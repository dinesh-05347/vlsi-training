==> flow/design.v <==
module sev_seg (
  input clk,
  input rst_n,
  input [3:0] digit,      
  output reg [7:0] seg,   
  output reg [3:0] out    
);
  always @(posedge clk or negedge rst_n) begin
    if (!rst_n) begin
      seg <= 8'b11111111;
      out <= 4'b1111;
    end else begin
      case (digit)
        4'h0: seg = 8'b11000000;
        4'h1: seg = 8'b11111001;
        4'h2: seg = 8'b10100100;
        4'h3: seg = 8'b10110000;
        4'h4: seg = 8'b10011001;
        4'h5: seg = 8'b10010010;
        4'h6: seg = 8'b10000010;
        4'h7: seg = 8'b11111000;
        4'h8: seg = 8'b10000000;
        4'h9: seg = 8'b10010000;
        4'hA: seg = 8'b10001000;
        4'hB: seg = 8'b10000011;
        4'hC: seg = 8'b11000110;
        4'hD: seg = 8'b10100001;
        4'hE: seg = 8'b10000110;
        4'hF: seg = 8'b10001110;
        default: seg = 8'b11111111;
      endcase
      out = 4'b1110; 
    end
  end
endmodule
From RTL to reports: sev_seg
Tool output for the design above, in the order of the flow.
Line numbers count from 1 in the design file above.
Cell names lack the library's common part.
{ "inputs": {"top": "sev_seg", "clk_port": "clk", "library": "sky130hd", "corner": "tt_025C_1v80"} }

Word-level counts
Source: Yosys, flattened and elaborated, memories not mapped. Widths are those after wreduce; folded enables and synchronous resets count as part of the registers. Registers that Yosys merges into a memory's read port (data or address) are not register bits. Print and check cells do not count. Equal cells are merged and count once.
Yosys's memory passes give these memory sizes; they may raise the number of words (mostly to a power of two), join words into wider ones and drop unused or constant bits.
{ "bits": {"register_bits": 9, "romBits": 112, "clocked_rd_ports_x_width": 7, "n_memories": 1, "inputBits": 6} }
{ "mem_list": {"columns": ["memory", "words", "width", "read_ports", "write_ports", "line_no", "text"], "rows": [
  ["(no name shown)", 16, 7, 1, 0, 13, "case (digit)"]
]} }
{ "op_classes": {"reduce_and_logical": 1} }
{ "ops": {"columns": ["cell", "count"], "rows": [
  ["logical NOT 1 bit", 1]
]} }

Longest topological paths
Longest topological path by Yosys (ltp), each cell counted once; first at word level (registers and memories cut), then after technology mapping (sequential cells cut; the memories' decode and read muxes count).
{ "logic_depth": {"word_depth": 1, "abc_area": 1, "ltp_mapped": 7, "ltp_nobuf": 7} }

Mapped cells and area
The flow's flattened synthesis, as Yosys stat reports it; memories are mapped. The netlist is that of the ABC_AREA named above (0 if unset); the other value can give another one.
{ "mapped": {"cell_count": 65, "synth_area_um2": 554.3, "seq_area_um2": 210.2, "ff_cells": 8} }
{ "types": {"columns": ["cell", "count"], "rows": [
  ["dfstp_2", 8],
  ["ha_1", 7],
  ["nand2_1", 20],
  ["nand3_1", 8],
  ["buf_4", 4],
  ["buf_6", 2],
  ["inv_1", 6],
  ["nand2_2", 2],
  ["nand2_4", 1],
  ["nand3_2", 1],
  ["o21ai_2", 1],
  ["conb_1", 2],
  ["nand3b_1", 1],
  ["o21ai_1", 1],
  ["inv_2", 1]
]} }

Timing after synthesis
Source: OpenSTA report_checks on the synthesized netlist (no wires, ideal clock, input and output delay 20% of the period each), path of least setup slack; recovery checks are left aside. Register names are those of the netlist, which keeps one name where synthesis merged equal registers.
{ "synth_timing": {"kind": "input to register", "start": "input digit[0]", "end": "register seg[3]", "tclk_ps": 1810, "setup_time_ps": 60, "t_first_pin_ps": 362, "t_arrival_ps": 962, "path_slack_ps": 788, "delay_ps": 660, "stages": 7, "synth_period_reached_ps": 1022} }
"delay_ps" is the arrival time less input delay plus setup time.
"stages" counts driving pins, that of a launching flip-flop among them; a cell with two outputs on the path counts twice.
"synth_period_reached_ps" = period - worst setup slack (recovery checks aside). The figure is calculated, with input and output delays left at 20% of the set period.
At most two assigning lines are given for a register; there are more.
{ "synth_via": {"path_cell_list": "inv_1 > ha_1 > inv_1 > nand2_2 > nand2_1 > nand2_1 > nand2_1"} }
{ "synth_rtl": {"columns": ["element", "line_no", "text"], "rows": [
  ["start: declaration", 4, "input [3:0] digit,"],
  ["end: assignment", 14, "4'h0: seg = 8'b11000000;"],
  ["end: assignment", 15, "4'h1: seg = 8'b11111001;"],
  ["end: declaration", 5, "output reg [7:0] seg,"]
]} }
No chain of elaborated cells between the ends is given.

Path in the finished layout
From the final timing report of job 1: the path of least setup slack in the routed layout; clock arrival at registers is part of the times.
The report prints the path's times to 10 ps; the period is as set.
{ "layout_timing": {"kind": "register to output", "start": "register seg[4]", "end": "output seg[4]", "tclk_ps": 1500, "out_delay_ps": 300, "t_first_pin_ps": 250, "t_arrival_ps": 1040, "path_slack_ps": 160, "stages": 2} }
At most two assigning lines are given for a register; there are more.
{ "layout_via": {"path_cell_list": "dfstp_2 > dlygate4sd2_1", "elab_chain_len": 0, "cone_cells": 0, "cone_lines": 0} }
{ "layout_rtl": {"columns": ["element", "line_no", "text"], "rows": [
  ["start: declaration", 5, "output reg [7:0] seg,"],
  ["start: assignment", 14, "4'h0: seg = 8'b11000000;"],
  ["start: assignment", 15, "4'h1: seg = 8'b11111001;"],
  ["end: declaration", 5, null]
]} }

Lab notebook: sev_seg

Stored flow runs of sev_seg (2 of them; Yosys, OpenROAD, sky130hd). They differ in their settings and are not a sequence. Constraints: input delay and output delay 20% of the set period each, output load 0.01 pF.
"achieved_clock_period_ps" means the clock period less the worst setup slack. The figure is calculated, with input and output delays left at 20% of the set period.
"critical_path_time_ps": the worst setup path's part of the clock period (all of it between registers, 20% less for each end at a port) less its slack. A launch clock that arrives late makes it longer, a capture clock that arrives late makes it shorter.
"critical_path_time_ps" is known to 10 ps.

Job 1
==> flow/run.sh <==
#!/bin/bash
# the make line also repeats the synthesis and layout settings of config.mk as NAME=value (left out here)
make -C /OpenROAD-flow-scripts/flow DESIGN_CONFIG=/design/flow/config.mk WORK_HOME=/design/flow/orfs CLKGATE_MAP_FILE= finish
==> flow/config.mk <==
export PLATFORM = sky130hd
export DESIGN_NAME = sev_seg
export DESIGN_NICKNAME = sev_seg
export VERILOG_FILES = /design/flow/design.v
export SDC_FILE = /design/flow/constraint.sdc
export NUM_CORES = 4
export LEC_CHECK = 0
export ABC_AREA = 1
export CAP_MARGIN = 20
export CELL_PAD_IN_SITES_GLOBAL_PLACEMENT = 2
export CORE_ASPECT_RATIO = 0.58
export CORE_MARGIN = 10
export CORE_UTILIZATION = 28
export CTS_CLUSTER_DIAMETER = 392
export GPL_ROUTABILITY_DRIVEN = 1
export HOLD_SLACK_MARGIN = 0.07
export MAX_ROUTING_LAYER = met4
export MIN_ROUTING_LAYER = met2
export PLACE_DENSITY_LB_ADDON = 0.24
export SLEW_MARGIN = 40
==> flow/constraint.sdc <==
create_clock -name core_clock -period 1.5 [get_ports {clk}]
set_input_delay 0.3000 -clock core_clock [delete_from_list [all_inputs] [get_ports {clk}]]
set_output_delay 0.3000 -clock core_clock [all_outputs]
set_load 0.01 [all_outputs]

==> results of job 1, as JSON <==
{
  "die_footprint_um2": 4225.7,
  "achieved_clock_period_ps": 1338,
  "total_negative_slack_ps": 0,
  "critical_path_time_ps": 1040,
  "critical_path_type": "register to output",
  "finalCellArea_um2": 735.7,
  "worstSetupSlack_ps": 162,
  "synthArea_um2": 554.3
}

Job 2
==> flow/run.sh <==
#!/bin/bash
# the make line also repeats the synthesis and layout settings of config.mk as NAME=value (left out here)
make -C /OpenROAD-flow-scripts/flow DESIGN_CONFIG=/design/flow/config.mk WORK_HOME=/design/flow/orfs CLKGATE_MAP_FILE= finish
==> flow/config.mk <==
export PLATFORM = sky130hd
export DESIGN_NAME = sev_seg
export DESIGN_NICKNAME = sev_seg
export VERILOG_FILES = /design/flow/design.v
export SDC_FILE = /design/flow/constraint.sdc
export NUM_CORES = 4
export LEC_CHECK = 0
export CAP_MARGIN = 20
export CORE_MARGIN = 2
export CORE_UTILIZATION = 44
export SLEW_MARGIN = 20
==> flow/constraint.sdc <==
create_clock -name core_clock -period 1.3 [get_ports {clk}]
set_input_delay 0.2600 -clock core_clock [delete_from_list [all_inputs] [get_ports {clk}]]
set_output_delay 0.2600 -clock core_clock [all_outputs]
set_load 0.01 [all_outputs]

==> results of job 2, as JSON <==
{
  "die_footprint_um2": 1480.3,
  "achieved_clock_period_ps": 1262,
  "total_negative_slack_ps": 0,
  "critical_path_time_ps": 1000,
  "critical_path_type": "register to output",
  "finalCellArea_um2": 745.7,
  "worstSetupSlack_ps": 38,
  "synthArea_um2": 523.0
}
